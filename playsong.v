==> flow/design.v <==
module musicC(clk, speaker, counter, EN_C);
input clk;
input EN_C;
output speaker;
output reg [16:0] counter = 17'b0;
always @(posedge clk)
	if(EN_C) begin
		if(counter==95566) begin
			counter <= 0;
    		end
    		else begin
			counter <= counter+1;
    		end
	end
assign speaker = counter[16];
endmodule
module musicD(clk, speaker, counter, EN_D);
input clk;
input EN_D;
output speaker;
output reg [16:0] counter = 17'b0;
always @(posedge clk)
	if(EN_D) begin
		if(counter==85121) begin
			counter <= 0;
    		end
    		else begin
			counter <= counter+1;
    		end
	end
assign speaker = counter[16];
endmodule
module musicE(clk, speaker, counter, EN_E);
input clk;
input EN_E;
output speaker;
output reg [16:0] counter = 17'b0;
always @(posedge clk)
	if(EN_E) begin
		if(counter==75850) begin
			counter <= 0;
    		end
    		else begin
			counter <= counter+1;
    		end
	end
assign speaker = counter[16];
endmodule
module musicF(clk, speaker, counter, EN_F);
input clk;
input EN_F;
output speaker;
output reg [16:0] counter = 17'b0;
always @(posedge clk)
	if(EN_F) begin
		if(counter==71592) begin
			counter <= 0;
    		end
    		else begin
			counter <= counter+1;
    		end
	end
assign speaker = counter[16];
endmodule
module musicG(clk, speaker, counter, EN_F);
input clk;
input EN_F;
output speaker;
output reg [15:0] counter = 16'b0;
always @(posedge clk)
	if(EN_F) begin
    		if(counter==63776) begin
			counter <= 0;
    		end
    		else begin
			counter <= counter+1;
    		end
	end
assign speaker = counter[15];
endmodule
module musicA(clk, speaker, counter, EN_A);
input clk;
input EN_A;
output speaker;
output reg [15:0] counter = 16'b0;
always @(posedge clk)
	if(EN_A) begin
		if(counter==56818) begin
			counter <= 0;
    		end
    		else begin
			counter <= counter+1;
    		end
	end
assign speaker = counter[15];
endmodule
module musicB(clk, speaker, counter, EN_B);
input clk;
input EN_B;
output speaker;
output reg [15:0] counter = 16'b0;
always @(posedge clk)
	if(EN_B) begin
		if(counter==50618) begin
			counter <= 0;
    		end
    		else begin
			counter <= counter+1;
    		end
	end
assign speaker = counter[15];
endmodule
module musicC2(clk, speaker, counter, EN_C2);
input clk;
input EN_C2;
output speaker;
output reg [15:0] counter = 16'b0;
always @(posedge clk)
	if(EN_C2) begin
		if(counter==47774) begin
			counter <= 0;
    		end
    		else begin
			counter <= counter+1;
    		end
	end
assign speaker = counter[15];
endmodule
module pull_all_truelove(clk,sw_1, speaker1,speaker2,speaker3,speaker4,speaker5,speaker6,speaker7,speaker8);
input sw_1, clk;
output speaker1,speaker2,speaker3,speaker4,speaker5,speaker6,speaker7,speaker8;
inputconditioner incon(clk,sw_1,conditioned);
playSong trueloveskiss_song(clk,conditioned,speaker1,speaker2,speaker3,speaker4,speaker5,speaker6,speaker7,speaker8);
endmodule
module inputconditioner(clk, noisysignal, conditioned);
output reg conditioned = 0;
reg positiveedge = 0;
reg negativeedge = 0;
input clk, noisysignal;
parameter counterwidth = 3;
parameter waittime = 3;
reg[counterwidth-1:0] counter =0;
reg synchronizer0 = 0;
reg synchronizer1 = 0;
always @(posedge clk ) begin
	positiveedge <= 0;
	negativeedge <= 0;
    	if(conditioned == synchronizer1)  
        	counter <= 0;
    	else begin
        if( counter == waittime) begin  
            	counter <= 0;  
            	conditioned <= synchronizer1;  
		if (conditioned == 0) begin  
			positiveedge <=1;  
		end
		else begin
			negativeedge <=1;  
		end
        end
        else 
            	counter <= counter+1;  
    	end
    	synchronizer1 = synchronizer0;
    	synchronizer0 = noisysignal;
end
endmodule
module trueloveskiss(clk, line, speaker1,speaker2,speaker3,speaker4,speaker5,speaker6,speaker7,speaker8);
input clk;
input[7:0] line;
output speaker1,speaker2,speaker3,speaker4,speaker5,speaker6,speaker7,speaker8;
wire[16:0] counter1,counter2,counter3,counter4;
wire[15:0] counter5,counter6,counter7,counter8;
wire En_C, En_D, En_E, En_F, En_G, En_A, En_B, En_C2;
lut LUT(line[0],line[1],line[2],line[3],line[4],line[5],line[6],line[7], En_C, En_D, En_E, En_F, En_G, En_A, En_B, En_C2);
musicC cnote(clk, speaker1, counter1, En_C);
musicD dnote(clk, speaker2, counter2, En_D);
musicE enote(clk, speaker3, counter3, En_E);
musicF fnote(clk, speaker4, counter4, En_F);
musicG gnote(clk, speaker5, counter5, En_G);
musicA anote(clk, speaker6, counter6, En_A);
musicB bnote(clk, speaker7, counter7, En_B);
musicC2 c2note(clk, speaker8, counter8, En_C2);
endmodule 
module lut(sw_0, sw_1, sw_2, sw_3, sw_4, sw_5, sw_6, sw_7, En_C, En_D, En_E, En_F, En_G, En_A, En_B, En_C2);
input sw_0, sw_1, sw_2, sw_3, sw_4, sw_5, sw_6, sw_7;
output reg En_C = 'b0;
output reg En_D = 'b0;
output reg En_E = 'b0;
output reg En_F = 'b0;
output reg En_G = 'b0;
output reg En_A = 'b0;
output reg En_B = 'b0;
output reg En_C2 = 'b0;
always@(sw_0,sw_1,sw_2,sw_3,sw_4,sw_5,sw_6,sw_7) begin
	En_C2 = sw_7;
	En_B = sw_6;
	En_A = sw_5;
	En_G = sw_4;
	En_F = sw_3;
	En_E = sw_2;
	En_D = sw_1;
	En_C = sw_0;
end
endmodule 
module test_playsong;
reg clk;
reg [7:0] line;
wire c, d, e, f, g, a, b, c2;
parameter line1 = 8'b10101000;  
parameter line2 = 8'b00000001;  
parameter line3 = 8'b00000010;  
parameter line4 = 8'b00000001;  
parameter line5 = 8'b00001000;  
parameter line6 = 8'b00100000;  
parameter line7 = 8'b01000000;  
parameter line8 = 8'b00100000;  
parameter line9 = 8'b10101000;  
trueloveskiss trueloves(clk,line,c,d,e,f,g,a,b,c2);
initial clk = 0;
always #20 clk=!clk;
initial begin
line = line1;
#9900000
line = line2;
#9900000
line = line3;
#9900000
line = line4;
#9900000
line = line5;
#9900000
line = line6;
#9900000
line = line7;
#9900000
line = line8;
#9900000
line = line9;
end
endmodule 
# Reports on trueloveskiss
# The steps from the RTL of trueloveskiss to its reports follow in flow order.
# Lines are those of the file above, counted from 1.
# A cell with -- has no value.
# inputs
top	trueloveskiss
clk_port	clk
library	sky130hd
lib_corner	tt_025C_1v80

# Word level
# Counts by Yosys on the flattened word-level netlist (proc, flatten, opt, wreduce; memories kept). Register bits leave out memories and registers merged into their read ports (data or address); mux counts leave out enables and synchronous resets folded into registers. Print and check cells are left out. Cells with the same type and inputs are merged into one.
# op_classes
addsub	8
multipliers	0
div	0
n_cmp	0
n_eq	8
n_shift	0
mux	0
bitwise	0
reduce_logical	0
# ops
operator	count
adder 17 x 1 -> 17 bit with constant B	4
equality test 17 bit with constant B	4
adder 16 x 1 -> 16 bit with constant B	4
equality test 16 bit with constant B	4
# bits
regBits	132
latchBits	0
mem_bits_rw	0
romBits	0
clocked_rd_ports_x_width	0
n_memories	0
in_bits	9
out_inout_bits	8
wordCells	24

# Longest topological paths
# Depth = most cells in a row (Yosys ltp): at word level without a register or memory, in the mapped netlist without a sequential cell, where the memories' decode and read muxes count.
# depth
ltp_word	1
abc_area	0
ltp_mapped	7
ltp_nobuf	6

# Synthesis result
# Source: synth_stat.txt of the flow (Yosys; design flattened, memories mapped). It holds for the ABC_AREA given above (unset counts as 0); a run with the other value may have another netlist.
# types
cell_type	count
sky130_fd_sc_hd__edfxtp_1	132
sky130_fd_sc_hd__xnor2_1	60
sky130_fd_sc_hd__nor2_1	89
sky130_fd_sc_hd__xor2_1	36
sky130_fd_sc_hd__nand3_1	51
sky130_fd_sc_hd__nand4_1	35
sky130_fd_sc_hd__ha_1	16
sky130_fd_sc_hd__nand2_1	37
sky130_fd_sc_hd__and4_1	13
sky130_fd_sc_hd__and3_1	16
sky130_fd_sc_hd__nor4_1	14
sky130_fd_sc_hd__nor4bb_1	8
sky130_fd_sc_hd__inv_1	19
sky130_fd_sc_hd__nor4b_1	7
sky130_fd_sc_hd__mux2i_1	6
sky130_fd_sc_hd__nor3_1	12
sky130_fd_sc_hd__o21ai_0	11
sky130_fd_sc_hd__or3_1	7
# Other cell types: 21; their cells: 40.
# synth_totals
cell_count	609
area_um2	6979.2
sequential_area_um2	3963.8
ff_cells	132
buffers	8
# The figures by module come from a second, unflattened synthesis with its own total; it is not the netlist above.
# unflattened
hier_cells	627
area_unflattened_um2	7387.1
# Each row is one instance without its submodules.
# by_module
module	instances	n_cells	mod_area_um2	mod_seq_area_um2
musicC	1	82	958.4	510.5
musicE	1	77	949.7	510.5
musicF	1	78	940.9	510.5
musicC2	1	76	915.9	480.5
musicD	1	76	905.9	510.5
musicB	1	75	903.4	480.5
musicA	1	81	899.6	480.5
musicG	1	74	853.3	480.5
lut	1	8	60.1	0.0
trueloveskiss	1	0	0.0	0.0

# Timing after synthesis
# OpenSTA on the mapped netlist: ideal clock, no wires. The path of least setup slack (recovery checks aside). Input and output delay are each 20% of the period. Register names are those of the netlist, which keeps one name where synthesis merged equal registers.
# synth_timing
path_type	register to register
start	register bnote.counter[2]
end	register bnote.counter[10]
period_ns	2.44
setup_time_ns	0.257
t_arrival_ns	1.499
t_required_ns	2.183
slack_ns	0.684
delay_ns	1.756
driving_pins	5
path_buffers	1
period_less_setup_slack_ns	1.756
# "delay_ns" is the arrival time less input delay plus setup time.
# "driving_pins": output pins that drive a net of the path, with the launching flip-flop's if there is one; two outputs of one cell count as two.
# "period_less_setup_slack_ns" is the clock period less the worst setup slack; recovery checks do not enter. This is arithmetic on one report: input and output delays are still those of the set period (20% each).
# The rows between start and end are the longest chain of elaborated cells between them; the timing report does not say that the signal goes this way. Where chains are equally long, one stands for them.
# A line is the first line of the expression or statement that the cell stems from. Yosys adds cells for indexed reads and writes and turns some case tables into memories.
# synth_between
path_cell_list	sky130_fd_sc_hd__edfxtp_1 > sky130_fd_sc_hd__or4b_1 > sky130_fd_sc_hd__nor4_1 > sky130_fd_sc_hd__buf_2 > sky130_fd_sc_hd__nor2_1
elab_chain_cells	1
cone_cells	2
lines_between	2
classes_between	add/sub (1); eq/ne (1)
# synth_lines
element	line	text
start, declared	101	output reg [15:0] counter = 16'b0;
start, assigned	105	counter <= 0;
start, assigned	108	counter <= counter+1;
adder 16 x 1 -> 16 bit	108
end, assigned	105
end, assigned	108
end, declared	101

# Worst path after layout
# Path of least setup slack in the final report of entry A (OpenROAD, finished layout, wires in). Where an end is a register, its clock arrival counts in the times.
# layout_timing
path_type	register to register
start	register bnote.counter[2]
end	register bnote.counter[3]
period_ns	2.01
setup_time_ns	0.24
t_arrival_ns	2.12
t_required_ns	2.17
slack_ns	0.06
driving_pins	5
path_buffers	1
# The rows between start and end are the longest chain of elaborated cells between them; the timing report does not say that the signal goes this way. Where chains are equally long, one stands for them.
# layout_between
path_cell_list	sky130_fd_sc_hd__edfxtp_1 > sky130_fd_sc_hd__or4b_1 > sky130_fd_sc_hd__nor4_1 > sky130_fd_sc_hd__buf_4 > sky130_fd_sc_hd__nor2_1
elab_chain_cells	1
cone_cells	2
lines_between	2
classes_between	add/sub (1); eq/ne (1)
# layout_lines
element	line	text
start, declared	101	output reg [15:0] counter = 16'b0;
start, assigned	105	counter <= 0;
start, assigned	108	counter <= counter+1;
adder 16 x 1 -> 16 bit	108
end, assigned	105
end, assigned	108
end, declared	101

# Top module trueloveskiss; platform sky130hd; tools Yosys and OpenROAD; 2 stored runs in no particular order. Input and output delays are each 20% of the period that was set; the output load is 0.01 pF.
# "period_reached_ns": clock period set for the run, less the worst setup slack. It is reckoned from that one timing run; input and output delays stay at 20% of the period that was set.
# "worst_path_allowed_less_slack_ns": the worst setup path's part of the clock period (all of it between registers, 20% less for each end at a port) less its slack. A launch clock that arrives late makes it longer, a capture clock that arrives late makes it shorter.
# "power_uw" is the tool's figure for a default switching activity; nothing was simulated.
# Settings: n/a = not set for that run.
run name	period_ns	SETUP_SLACK_MARGIN	CAP_MARGIN	CORE_MARGIN	CORE_UTILIZATION	SLEW_MARGIN	PLACE_DENSITY_LB_ADDON	HOLD_SLACK_MARGIN	CORE_ASPECT_RATIO	ABC_AREA	GPL_ROUTABILITY_DRIVEN	CTS_CLUSTER_DIAMETER	MIN_ROUTING_LAYER	MAX_ROUTING_LAYER	final_util_pct	period_reached_ns	stdcell_area_um2	design_die_area_um2	total_negative_slack_ns	worst_path_allowed_less_slack_ns	critical_path_kind	power_uw	setup_ws_ns	synthesis_area_um2	final_hold_ws_ns
entry A	2.01	-0.08	20	2	40	20	n/a	n/a	n/a	n/a	n/a	n/a	n/a	n/a	47.2	1.952	8101.5	18520.5	0.000	1.95	register to register	6964	0.058	6979.2	0.611
entry B	2.95	n/a	20	3	33	20	0.16	0.18	1.46	0	0	312	met1	met4	39.1	2.088	8047.7	22961.2	0.000	2.09	register to register	4884	0.862	6979.2	0.616
